==> flow/design.v <==
module BDC_7SEGx(
    input [27:0] code,
    input CLK,
    output reg [7:0] BCD0, BCD1, BCD2, BCD3, BCD4, BCD5, BCD6
);
initial begin
    BCD0 = 7'b0111111;
    BCD1 = 7'b0111111;
    BCD2 = 7'b0111111;
    BCD3 = 7'b0111111;
    BCD4 = 7'b0111111;
    BCD5 = 7'b0111111;
    BCD6 = 7'b0111111;
end
always @ (posedge CLK) begin
        case(code[3:0])
            4'b0000: BCD0 = 7'b1000000;
            4'b0001: BCD0 = 7'b1111001;
            4'b0010: BCD0 = 7'b0100100;
            4'b0011: BCD0 = 7'b0110000;
            4'b0100: BCD0 = 7'b0011001;
            4'b0101: BCD0 = 7'b0010010;
            4'b0110: BCD0 = 7'b0000010;
            4'b0111: BCD0 = 7'b1111000;
            4'b1000: BCD0 = 7'b0000000;
            4'b1001: BCD0 = 7'b0011000;
            4'b1010: BCD0 = 7'b0111111;
        endcase
        case(code[7:4])
            4'b0000: BCD1 = 7'b1000000;
            4'b0001: BCD1 = 7'b1111001;
            4'b0010: BCD1 = 7'b0100100;
            4'b0011: BCD1 = 7'b0110000;
            4'b0100: BCD1 = 7'b0011001;
            4'b0101: BCD1 = 7'b0010010;
            4'b0110: BCD1 = 7'b0000010;
            4'b0111: BCD1 = 7'b1111000;
            4'b1000: BCD1 = 7'b0000000;
            4'b1001: BCD1 = 7'b0011000;
            4'b1010: BCD1 = 7'b0111111;
        endcase
        case(code[11:8])
            4'b0000: BCD2 = 7'b1000000;
            4'b0001: BCD2 = 7'b1111001;
            4'b0010: BCD2 = 7'b0100100;
            4'b0011: BCD2 = 7'b0110000;
            4'b0100: BCD2 = 7'b0011001;
            4'b0101: BCD2 = 7'b0010010;
            4'b0110: BCD2 = 7'b0000010;
            4'b0111: BCD2 = 7'b1111000;
            4'b1000: BCD2 = 7'b0000000;
            4'b1001: BCD2 = 7'b0011000;
            4'b1010: BCD2 = 7'b0111111;
        endcase
        case(code[15:12])
            4'b0000: BCD3 = 7'b1000000;
            4'b0001: BCD3 = 7'b1111001;
            4'b0010: BCD3 = 7'b0100100;
            4'b0011: BCD3 = 7'b0110000;
            4'b0100: BCD3 = 7'b0011001;
            4'b0101: BCD3 = 7'b0010010;
            4'b0110: BCD3 = 7'b0000010;
            4'b0111: BCD3 = 7'b1111000;
            4'b1000: BCD3 = 7'b0000000;
            4'b1001: BCD3 = 7'b0011000;
            4'b1010: BCD3 = 7'b0111111;
        endcase
        case(code[19:16])
            4'b0000: BCD4 = 7'b1000000;
            4'b0001: BCD4 = 7'b1111001;
            4'b0010: BCD4 = 7'b0100100;
            4'b0011: BCD4 = 7'b0110000;
            4'b0100: BCD4 = 7'b0011001;
            4'b0101: BCD4 = 7'b0010010;
            4'b0110: BCD4 = 7'b0000010;
            4'b0111: BCD4 = 7'b1111000;
            4'b1000: BCD4 = 7'b0000000;
            4'b1001: BCD4 = 7'b0011000;
            4'b1010: BCD4 = 7'b0111111;
        endcase
        case(code[23:20])
            4'b0000: BCD5 = 7'b1000000;
            4'b0001: BCD5 = 7'b1111001;
            4'b0010: BCD5 = 7'b0100100;
            4'b0011: BCD5 = 7'b0110000;
            4'b0100: BCD5 = 7'b0011001;
            4'b0101: BCD5 = 7'b0010010;
            4'b0110: BCD5 = 7'b0000010;
            4'b0111: BCD5 = 7'b1111000;
            4'b1000: BCD5 = 7'b0000000;
            4'b1001: BCD5 = 7'b0011000;
            4'b1010: BCD5 = 7'b0111111;
        endcase
        case(code[27:24])
            4'b0000: BCD6 = 7'b1000000;
            4'b0001: BCD6 = 7'b1111001;
            4'b0010: BCD6 = 7'b0100100;
            4'b0011: BCD6 = 7'b0110000;
            4'b0100: BCD6 = 7'b0011001;
            4'b0101: BCD6 = 7'b0010010;
            4'b0110: BCD6 = 7'b0000010;
            4'b0111: BCD6 = 7'b1111000;
            4'b1000: BCD6 = 7'b0000000;
            4'b1001: BCD6 = 7'b0011000;
            4'b1010: BCD6 = 7'b0111111;
        endcase
end
endmodule
== From RTL to reports: BDC_7SEGx ==
Tool output for the design above, in the order of the flow.
Lines are those of the file above, counted from 1.
Cell names lack the library's common part.
A cell with n/a has no value.
Inputs
  top: BDC_7SEGx
  clock input: CLK
  cell library: sky130hd
  library corner: tt_025C_1v80

== Word-level counts ==
Source: Yosys, flattened and elaborated, memories not mapped. Widths are those after wreduce. Registers that Yosys merges into a memory's read port (data or address) are not register bits. Print and check cells do not count. Equal cells are merged and count once.
Bit counts
  cells after elaboration: 98
  bits of input ports: 29
  output and inout port bits: 56
  bits in registers: 56
Cells by class
  reductions and logical operators: 14
  mux-type cells: 7
  eq/ne operators: 70
Operators with widths (number)
  parallel mux 8 bit (select 11 bit): 7
  == test 4 x 3 -> 1 bit with constant B: 28
  == test 4 bit with constant B: 21
  nonzero test 11 bit: 7
  == test 4 x 2 -> 1 bit with constant B: 14
  == test 4 x 1 -> 1 bit with constant B: 7
  logical NOT 4 bit: 7

== Depth ==
Yosys ltp: most cells in a row. Word level: on the elaborated netlist, between registers, memories and ports. Mapped: between sequential cells and ports; inverters and the memories' decode and read muxes count.
Logic depth
  word-level depth: 2
  ABC_AREA: 0
  mapped depth: 4
  depth with buffers taken out: 3

== Mapped cells and area ==
Yosys stat after the flow's synthesis: flattened, memories mapped to cells. It holds for the ABC_AREA given above (unset counts as 0); a run with the other value may have another netlist.
The area totals of this step are shown rounded.
Cells by type
  edfxtp_1: number 49, total area 1.47E+03 um2
  buf_6: number 13, total area 146.39 um2
  buf_4: number 17, total area 127.622 um2
  xnor2_1: number 14, total area 122.618 um2
  a221oi_2: number 6, total area 90.086 um2
  nand2b_1: number 12, total area 75.072 um2
  nor3b_2: number 6, total area 75.072 um2
  mux2i_1: number 7, total area 70.067 um2
  a22o_1: number 7, total area 61.309 um2
  nand2_1: number 16, total area 60.058 um2
  nor3_1: number 12, total area 60.058 um2
  o21ai_0: number 12, total area 60.058 um2
  nor2_1: number 14, total area 52.55 um2
  o21bai_1: number 7, total area 52.55 um2
  and2_1: number 8, total area 50.048 um2
  o31ai_2: number 4, total area 50.048 um2
  o21ai_1: number 9, total area 45.043 um2
  o211ai_1: number 5, total area 37.536 um2
Other cell types: 11; their cells: 34.
Mapped netlist
  buffer cells: 35
  synthesis area: 2970 um2
  flip-flop cells: 49
  sequential area: 1470 um2
  standard cells after synthesis: 252

== Path before layout ==
Path of least setup slack by OpenSTA after synthesis, without wires, with an ideal clock, recovery checks aside; 20% of the period is set as input and as output delay. Where synthesis merged equal registers, the netlist keeps one of their names.
Path after synthesis
  path type: input to register
  start: input code[13]
  end: register BCD3[0]
  delay of the path: 1.243 ns
  setup time: 0.381 ns
  slack: 0.949 ns
  path buffers: 1
  time at the first pin: 0.548 ns
  data required time: 2.359 ns
  clock period: 2.74 ns
  data arrival time: 1.410 ns
  input delay: 0.548 ns
  stages on the path: 3
  synthesis period reached: 1.791 ns
"delay of the path" is the arrival time less input delay plus setup time.
"stages on the path": output pins that drive a net of the path, with the launching flip-flop's if there is one; two outputs of one cell count as two.
"synthesis period reached" is the clock period less the worst setup slack; recovery checks do not enter. This is arithmetic on one report: input and output delays are still those of the set period (20% each).
Between the ends stands the longest chain of elaborated cells between them, by number of cells; it is not shown to be the way that was timed. Of several equally long chains one is given.
Each line given opens the expression or statement behind the cell; cells for indexed reads and writes are added by Yosys, which also makes memories of some case tables.
A register here has more assigning lines than the two given.
The path ends at the enable pin of a flip-flop; only ways to that pin are counted.
Between the ends, after synthesis
  cell sequence: buf_2 -> and2_1 -> o21ai_0
  cells in the longest elaborated chain: 2
  elaborated cells on any way between the ends: 12
  source lines of those cells: 1
  classes of those cells: eq/ne (10); reduce/logical (2)
RTL lines, path after synthesis
  from (decl): RTL line 2  | input [27:0] code,
  == test 4 bit: RTL line 55  | case(code[15:12])
  nonzero test 11 bit
  to (assign): RTL line 56  | 4'b0000: BCD3 = 7'b1000000;
  to (assign): RTL line 57  | 4'b0001: BCD3 = 7'b1111001;
  to (decl): RTL line 4  | output reg [7:0] BCD0, BCD1, BCD2, BCD3, BCD4, BCD5, BCD6

== Worst path after layout ==
From the final timing report of flow run A: the path of least setup slack in the routed layout; clock arrival at registers is part of the times.
Path post-layout
  path type: input to register
  start: input code[25]
  end: register BCD6[5]
  data arrival time: 1.74 ns
  data required time: 2.45 ns
  slack: 0.70 ns
  setup time: 0.28 ns
  path buffers: 2
  time at the first pin: 0.49 ns
  clock period: 2.45 ns
  input delay: 0.49 ns
  stages on the path: 4
Between the ends stands the longest chain of elaborated cells between them, by number of cells; it is not shown to be the way that was timed. Of several equally long chains one is given.
A register here has more assigning lines than the two given.
The path ends at the enable pin of a flip-flop; only ways to that pin are counted.
Between the ends, post-layout
  cell sequence: clkdlybuf4s50_1 -> and2_1 -> o21ai_0 -> buf_4
  cells in the longest elaborated chain: 2
  elaborated cells on any way between the ends: 12
  source lines of those cells: 1
  classes of those cells: eq/ne (10); reduce/logical (2)
RTL lines, path post-layout
  from (decl): RTL line 2  | input [27:0] code,
  == test 4 bit: RTL line 94  | case(code[27:24])
  nonzero test 11 bit
  to (assign): RTL line 95  | 4'b0000: BCD6 = 7'b1000000;
  to (assign): RTL line 96  | 4'b0001: BCD6 = 7'b1111001;
  to (decl): RTL line 4  | output reg [7:0] BCD0, BCD1, BCD2, BCD3, BCD4, BCD5, BCD6

==> runs of BDC_7SEGx <==
BDC_7SEGx through Yosys and OpenROAD on sky130hd: 2 stored runs, unordered, with their settings and measured results. The constraints put input and output delay at 20% of the set period each and load the outputs with 0.01 pF.
"power" is the tool's figure for a default switching activity; nothing was simulated.
Measured values are rounded.
[flow run A] settings: period_ns=2.45, CORE_UTILIZATION=31, SETUP_SLACK_MARGIN=-0.14, PLACE_DENSITY=0.55, CORE_ASPECT_RATIO=0.76, GPL_TIMING_DRIVEN=1, CTS_CLUSTER_SIZE=23, SLEW_MARGIN=15, MIN_ROUTING_LAYER=met1, MAX_ROUTING_LAYER=met4, CAP_MARGIN=20, CORE_MARGIN=2
[flow run A] result: chip area after synthesis (Yosys) 2970 um2, die area 10400 um2, utilization 41.1 %, worst setup slack after layout 0.702 ns, total negative slack 0.000 ns, power 2260 uW
[flow run B] settings: period_ns=0.953, CORE_UTILIZATION=16, SETUP_SLACK_MARGIN=0.1, PLACE_DENSITY=0.51, CELL_PAD_IN_SITES_GLOBAL_PLACEMENT=2, ABC_AREA=0, GPL_ROUTABILITY_DRIVEN=1, CTS_CLUSTER_DIAMETER=270, MIN_ROUTING_LAYER=met1, CAP_MARGIN=20, CORE_MARGIN=2, SLEW_MARGIN=20
[flow run B] result: chip area after synthesis (Yosys) 2970 um2, die area 19600 um2, utilization 25.3 %, worst setup slack after layout -0.090 ns, total negative slack -2.19 ns, power 6180 uW
